==> flow/design.v <==
module reducer #(input_width_log4 = 5) 
(
	input clock,
	input [4**input_width_log4-1:0] input_vector,
	output output_bit
);
	logic [4**input_width_log4-1:0] delay_block [input_width_log4:0];
	logic [4**input_width_log4-1:0] last_block;
	logic [4**input_width_log4-1:0] prev_block;
	logic [4**input_width_log4-1:0] cur_block;
	integer i;
	integer j;
	always_ff @ (posedge clock) begin
		delay_block[0] <= input_vector;
	end
	always_ff @ (posedge clock) begin
		for (i = 0; i < input_width_log4; i = i+1) begin
			prev_block = delay_block[i];
			for (j = 0; j < 4**(input_width_log4-1); j = j+1) begin
				cur_block[j] = ^ prev_block[j*4 +: 4];
			end
			delay_block[i+1] <= cur_block;
		end
	 end
	assign last_block = delay_block[input_width_log4];
	assign output_bit = last_block[0];
endmodule
---- Step by step through the tools: reducer ----
What the tools print for reducer, step after step.
Line numbers count from 1 in the design file above.
Operators carry their Yosys type and port widths (W data, S select, Z words).
Library cell names are shortened.
A cell with -- has no value.
inputs
  design top .............................. reducer
  clock port .............................. clock
  standard-cell library ................... sky130hd
  timing corner ........................... tt_025C_1v80

---- Elaborated design ----
Source: Yosys, flattened and elaborated. Widths are those after wreduce; folded enables and synchronous resets count as part of the registers. Registers that Yosys merges into a memory's read port (data or address) are not register bits. Print and check cells do not count. Equal cells are merged and count once.
cells by class
  reduce/logical cells .................... 1,025
operators with widths
  kind               count
  $reduce_xor A4 Y1  1,025
storage and ports
  register bits after elaboration ......... 5,121
  input port bits ......................... 1,025
  output and inout port bits .............. 1
  cells after elaboration ................. 1,031

---- Depth ----
Depth = most cells in a row (Yosys ltp): at word level without a register or memory, in the mapped netlist without a sequential cell, where the memories' decode and read muxes count.
depth
  depth in word-level cells ............... 1
  ABC_AREA ................................ 0
  gate-level depth with buffers ........... 2
  gate-level depth less buffers ........... 2

---- After synthesis ----
Yosys stat after the flow's synthesis: flattened, memories mapped to cells. It holds for the ABC_AREA given above (unset counts as 0); a run with the other value may have another netlist.
The area totals of this step are shown rounded.
cell types
  type     count  area in all (um^2)
  dfxtp_1  1,365  2.73E+04
  xnor2_1  682    5.97E+03
  xor2_1   341    2.99E+03
synthesis totals
  mapped cells ............................ 2,388
  synthesis area .......................... 36,300 um^2
  sequential area ......................... 27,300 um^2
  flip-flop cells ......................... 1,365
  buffers ................................. 0

---- Path before layout ----
Source: OpenSTA report_checks on the synthesized netlist (no wires, ideal clock, input and output delay 20% of the period each), path of least setup slack; recovery checks are left aside. Register names are those of the netlist, which keeps one name where synthesis merged equal registers.
path after synthesis
  path type ............................... flip-flop to flip-flop
  from .................................... register delay_block[0][3]
  to ...................................... register delay_block[1][0]
  period .................................. 1.4 ns
  library setup time ...................... 0.120 ns
  time at the first pin ................... 0.000 ns
  arrival ................................. 0.552 ns
  required time ........................... 1.280 ns
  slack ................................... 0.728 ns
  delay of the path ....................... 0.672 ns
  stages .................................. 3
  path buffers ............................ 0
  synthesis period reached ................ 0.672 ns
"delay of the path" is the arrival time less input delay plus setup time.
"stages" counts driving pins, that of a launching flip-flop among them; a cell with two outputs on the path counts twice.
"synthesis period reached" = period - worst setup slack (recovery checks aside). The figure is calculated, with input and output delays left at 20% of the set period.
Between the ends stands the longest chain of elaborated cells between them, by number of cells; it is not shown to be the way that was timed. Of several equally long chains one is given.
A line is the first line of the expression or statement that the cell stems from. Yosys adds cells for indexed reads and writes and turns some case tables into memories.
on the way, after synthesis
  cell sequence ........................... dfxtp_1 > xor2_1 > xnor2_1
  cells in the longest elaborated chain ... 1
  elaborated cells between the ends (all ways) .. 1
  RTL lines with such cells ............... 1
  classes of those cells .................. 1 x reduce/logical
ends and longest elaborated chain, after synthesis
  what               line  RTL
  start, declared    7     logic [4**input_width_log4-1:0] delay_block [input_width_log4:0];
  start, assigned    14    delay_block[0] <= input_vector;
  $reduce_xor A4 Y1  20    cur_block[j] = ^ prev_block[j*4 +: 4];
  end, assigned      22    delay_block[i+1] <= cur_block;
  end, declared      7

Memo
Re: implementation data of reducer

Settings of 2 stored flow runs for module reducer (sky130hd), not sorted in any way. The constraints put input and output delay at 20% of the set period each and load the outputs with 0.01 pF.

======== flow run A ========
==> flow/run.sh <==
#!/bin/bash
# the make line also repeats the synthesis and layout settings of config.mk as NAME=value (left out here)
make -C /OpenROAD-flow-scripts/flow DESIGN_CONFIG=/design/flow/config.mk WORK_HOME=/design/flow/orfs CLKGATE_MAP_FILE= finish
==> flow/config.mk <==
export PLATFORM = sky130hd
export DESIGN_NAME = reducer
export DESIGN_NICKNAME = reducer
export VERILOG_FILES = /design/flow/design.v
export SDC_FILE = /design/flow/constraint.sdc
export NUM_CORES = 4
export LEC_CHECK = 0
export CAP_MARGIN = 20
export CORE_MARGIN = 2
export CORE_UTILIZATION = 40
export SETUP_SLACK_MARGIN = -0.05
export SLEW_MARGIN = 20
==> flow/constraint.sdc <==
create_clock -name core_clock -period 0.709 [get_ports {clock}]
set_input_delay 0.1418 -clock core_clock [delete_from_list [all_inputs] [get_ports {clock}]]
set_output_delay 0.1418 -clock core_clock [all_outputs]
set_load 0.01 [all_outputs]

-------- flow run A --------
  no results, clock tree synthesis failed with RSZ-0060

======== flow run B ========
==> flow/run.sh <==
#!/bin/bash
# the make line also repeats the synthesis and layout settings of config.mk as NAME=value (left out here)
make -C /OpenROAD-flow-scripts/flow DESIGN_CONFIG=/design/flow/config.mk WORK_HOME=/design/flow/orfs CLKGATE_MAP_FILE= finish
==> flow/config.mk <==
export PLATFORM = sky130hd
export DESIGN_NAME = reducer
export DESIGN_NICKNAME = reducer
export VERILOG_FILES = /design/flow/design.v
export SDC_FILE = /design/flow/constraint.sdc
export NUM_CORES = 4
export LEC_CHECK = 0
export CAP_MARGIN = 20
export CORE_ASPECT_RATIO = 1.04
export CORE_MARGIN = 2
export CORE_UTILIZATION = 61
export CTS_CLUSTER_DIAMETER = 310
export CTS_CLUSTER_SIZE = 15
export MIN_ROUTING_LAYER = met1
export PLACE_DENSITY = 0.72
export SLEW_MARGIN = 20
==> flow/constraint.sdc <==
create_clock -name core_clock -period 0.505 [get_ports {clock}]
set_input_delay 0.1010 -clock core_clock [delete_from_list [all_inputs] [get_ports {clock}]]
set_output_delay 0.1010 -clock core_clock [all_outputs]
set_load 0.01 [all_outputs]

-------- flow run B --------
  no results, placement failed with PPL-0024
