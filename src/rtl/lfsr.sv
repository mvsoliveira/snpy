==> flow/design.v <==
module lfsr #(WIDTH = 32) (
  input                    clock, 
  input                    input_bit,
  output logic [WIDTH-1:0] output_vector);
  logic [WIDTH-1:0] shiftreg_vector;
  always_ff @ (posedge clock)
	shiftreg_vector <= {shiftreg_vector[WIDTH-2:0], input_bit ^ shiftreg_vector[WIDTH-1]};
  always_ff @ (posedge clock)
	output_vector <= shiftreg_vector;
endmodule
Reports on lfsr
The steps from the RTL of lfsr to its reports follow in flow order.
Lines are those of the file above, counted from 1.
Operators carry their Yosys type and port widths (W data, S select, Z words).
{ "design": {"design": "lfsr", "clock_port": "clock", "library": "sky130hd", "pvt_corner": "tt_025C_1v80"} }

Elaborated design
Source: Yosys, flattened and elaborated, memories not mapped. Widths are those after wreduce; folded enables and synchronous resets count as part of the registers. Registers that Yosys merges into a memory's read port (data or address) are not register bits. Print and check cells do not count. Equal cells are merged and count once.
{ "bits": {"regBits": 64, "input_bits": 2, "word_cells": 3} }
{ "classes": {"bitwise": 1} }
{ "op_table": {"columns": ["operator", "count"], "rows": [
  ["$xor A1 B1 Y1", 1]
]} }

Logic depth
Depth = most cells in a row (Yosys ltp): at word level without a register or memory, in the mapped netlist without a sequential cell, where the memories' decode and read muxes count.
{ "depth": {"word_depth": 1, "ABC_AREA": 0, "mapped_depth": 1, "depth_no_buf": 1} }

Netlist
The flow's flattened synthesis, as Yosys stat reports it; memories are mapped. The netlist is that of the ABC_AREA named above (0 if unset); the other value can give another one.
{ "by_type": {"columns": ["type", "count", "area_total_um2"], "rows": [
  ["sky130_fd_sc_hd__dfxtp_1", 33, 660.634],
  ["sky130_fd_sc_hd__buf_4", 31, 232.723],
  ["sky130_fd_sc_hd__xor2_1", 1, 8.758]
]} }
{ "mapped": {"mapped_cells": 65, "synth_area_um2": 902.1, "seq_area_um2": 660.6, "ffs": 33} }

Worst setup path after synthesis
Source: OpenSTA report_checks on the synthesized netlist (no wires, ideal clock, input and output delay 20% of the period each), path of least setup slack; recovery checks are left aside. Register names are those of the netlist, which keeps one name where synthesis merged equal registers.
{ "synth_timing": {"kind": "reg2out", "from": "reg output_vector[30]", "to": "out output_vector[30]", "clock_period_ns": 0.7, "out_delay_ns": 0.140, "launch_ns": 0.000, "t_arrival_ns": 0.449, "t_required_ns": 0.560, "setup_slack_ns": 0.111, "delay_ns": 0.449, "driving_pins": 2, "n_path_buf": 1, "synth_period_reached_ns": 0.589} }
"delay_ns" is the arrival time less input delay plus setup time.
At an output port there is no setup time.
"driving_pins": output pins that drive a net of the path, with the launching flip-flop's if there is one; two outputs of one cell count as two.
"synth_period_reached_ns" is the clock period less the worst setup slack; recovery checks do not enter. This is arithmetic on one report: input and output delays are still those of the set period (20% each).
{ "synth_via": {"cell_sequence": "sky130_fd_sc_hd__dfxtp_1 > sky130_fd_sc_hd__buf_4", "elab_chain_cells": 0, "cells_between": 0} }
{ "synth_lines": {"columns": ["element", "line", "text"], "rows": [
  ["from (decl)", 4, "output logic [WIDTH-1:0] output_vector);"],
  ["from (assign)", 9, "output_vector <= shiftreg_vector;"],
  ["to (decl)", 4, null]
]} }

Worst path after layout
Path of least setup slack in the final report of record 1 (OpenROAD, finished layout, wires in). Where an end is a register, its clock arrival counts in the times.
{ "layout_timing": {"kind": "reg2out", "from": "reg output_vector[30]", "to": "out output_vector[30]", "clock_period_ns": 0.619, "out_delay_ns": 0.12, "launch_ns": 0.32, "t_arrival_ns": 0.78, "t_required_ns": 0.50, "setup_slack_ns": -0.29, "driving_pins": 2, "n_path_buf": 1} }
{ "layout_via": {"cell_sequence": "sky130_fd_sc_hd__dfxtp_2 > sky130_fd_sc_hd__buf_6", "elab_chain_cells": 0, "cells_between": 0} }
{ "layout_lines": {"columns": ["element", "line", "text"], "rows": [
  ["from (decl)", 4, "output logic [WIDTH-1:0] output_vector);"],
  ["from (assign)", 9, "output_vector <= shiftreg_vector;"],
  ["to (decl)", 4, null]
]} }

Memo
Re: implementation data of lfsr

Measured results for lfsr: 2 stored runs of the Yosys and OpenROAD flow on sky130hd. The settings differ; the order carries no meaning. The constraints put input and output delay at 20% of the set period each and load the outputs with 0.01 pF.
"achieved_period_ns" means the clock period less the worst setup slack. The figure is calculated, with input and output delays left at 20% of the set period.
"design_power_uw" rests on the timing tool's default activity at the inputs, not on a simulated workload.
[
  {
    "run": "record 1",
    "settings": { "period_ns": 0.619, "CORE_UTILIZATION": 38, "PLACE_DENSITY_LB_ADDON": 0.24, "TNS_END_PERCENT": 40, "ABC_AREA": 0, "GPL_ROUTABILITY_DRIVEN": 0, "CTS_CLUSTER_DIAMETER": 316, "SLEW_MARGIN": 0, "MIN_ROUTING_LAYER": "met2", "CAP_MARGIN": 20, "CORE_MARGIN": 2 },
    "results": { "post_route_stdcell_area_um2": 1297.5, "ws_setup_ns": -0.286, "achieved_period_ns": 0.905, "yosys.chip_area_um2": 902.1, "design_power_uw": 4618, "hold_ws_ns": 0.336, "total_negative_slack_ns": -8.965, "dieArea_um2": 2779.9 }
  },
  {
    "run": "record 2",
    "settings": { "period_ns": 0.805, "CORE_UTILIZATION": 58, "SETUP_SLACK_MARGIN": 0.14, "PLACE_DENSITY_LB_ADDON": 0.08, "CORE_ASPECT_RATIO": 1.27, "CELL_PAD_IN_SITES_GLOBAL_PLACEMENT": 3, "TNS_END_PERCENT": 20, "GPL_TIMING_DRIVEN": 0, "CTS_CLUSTER_SIZE": 40, "SLEW_MARGIN": 0, "CAP_MARGIN": 20, "CORE_MARGIN": 2 },
    "outcome": "no results, placement failed with FLW-0024"
  }
]
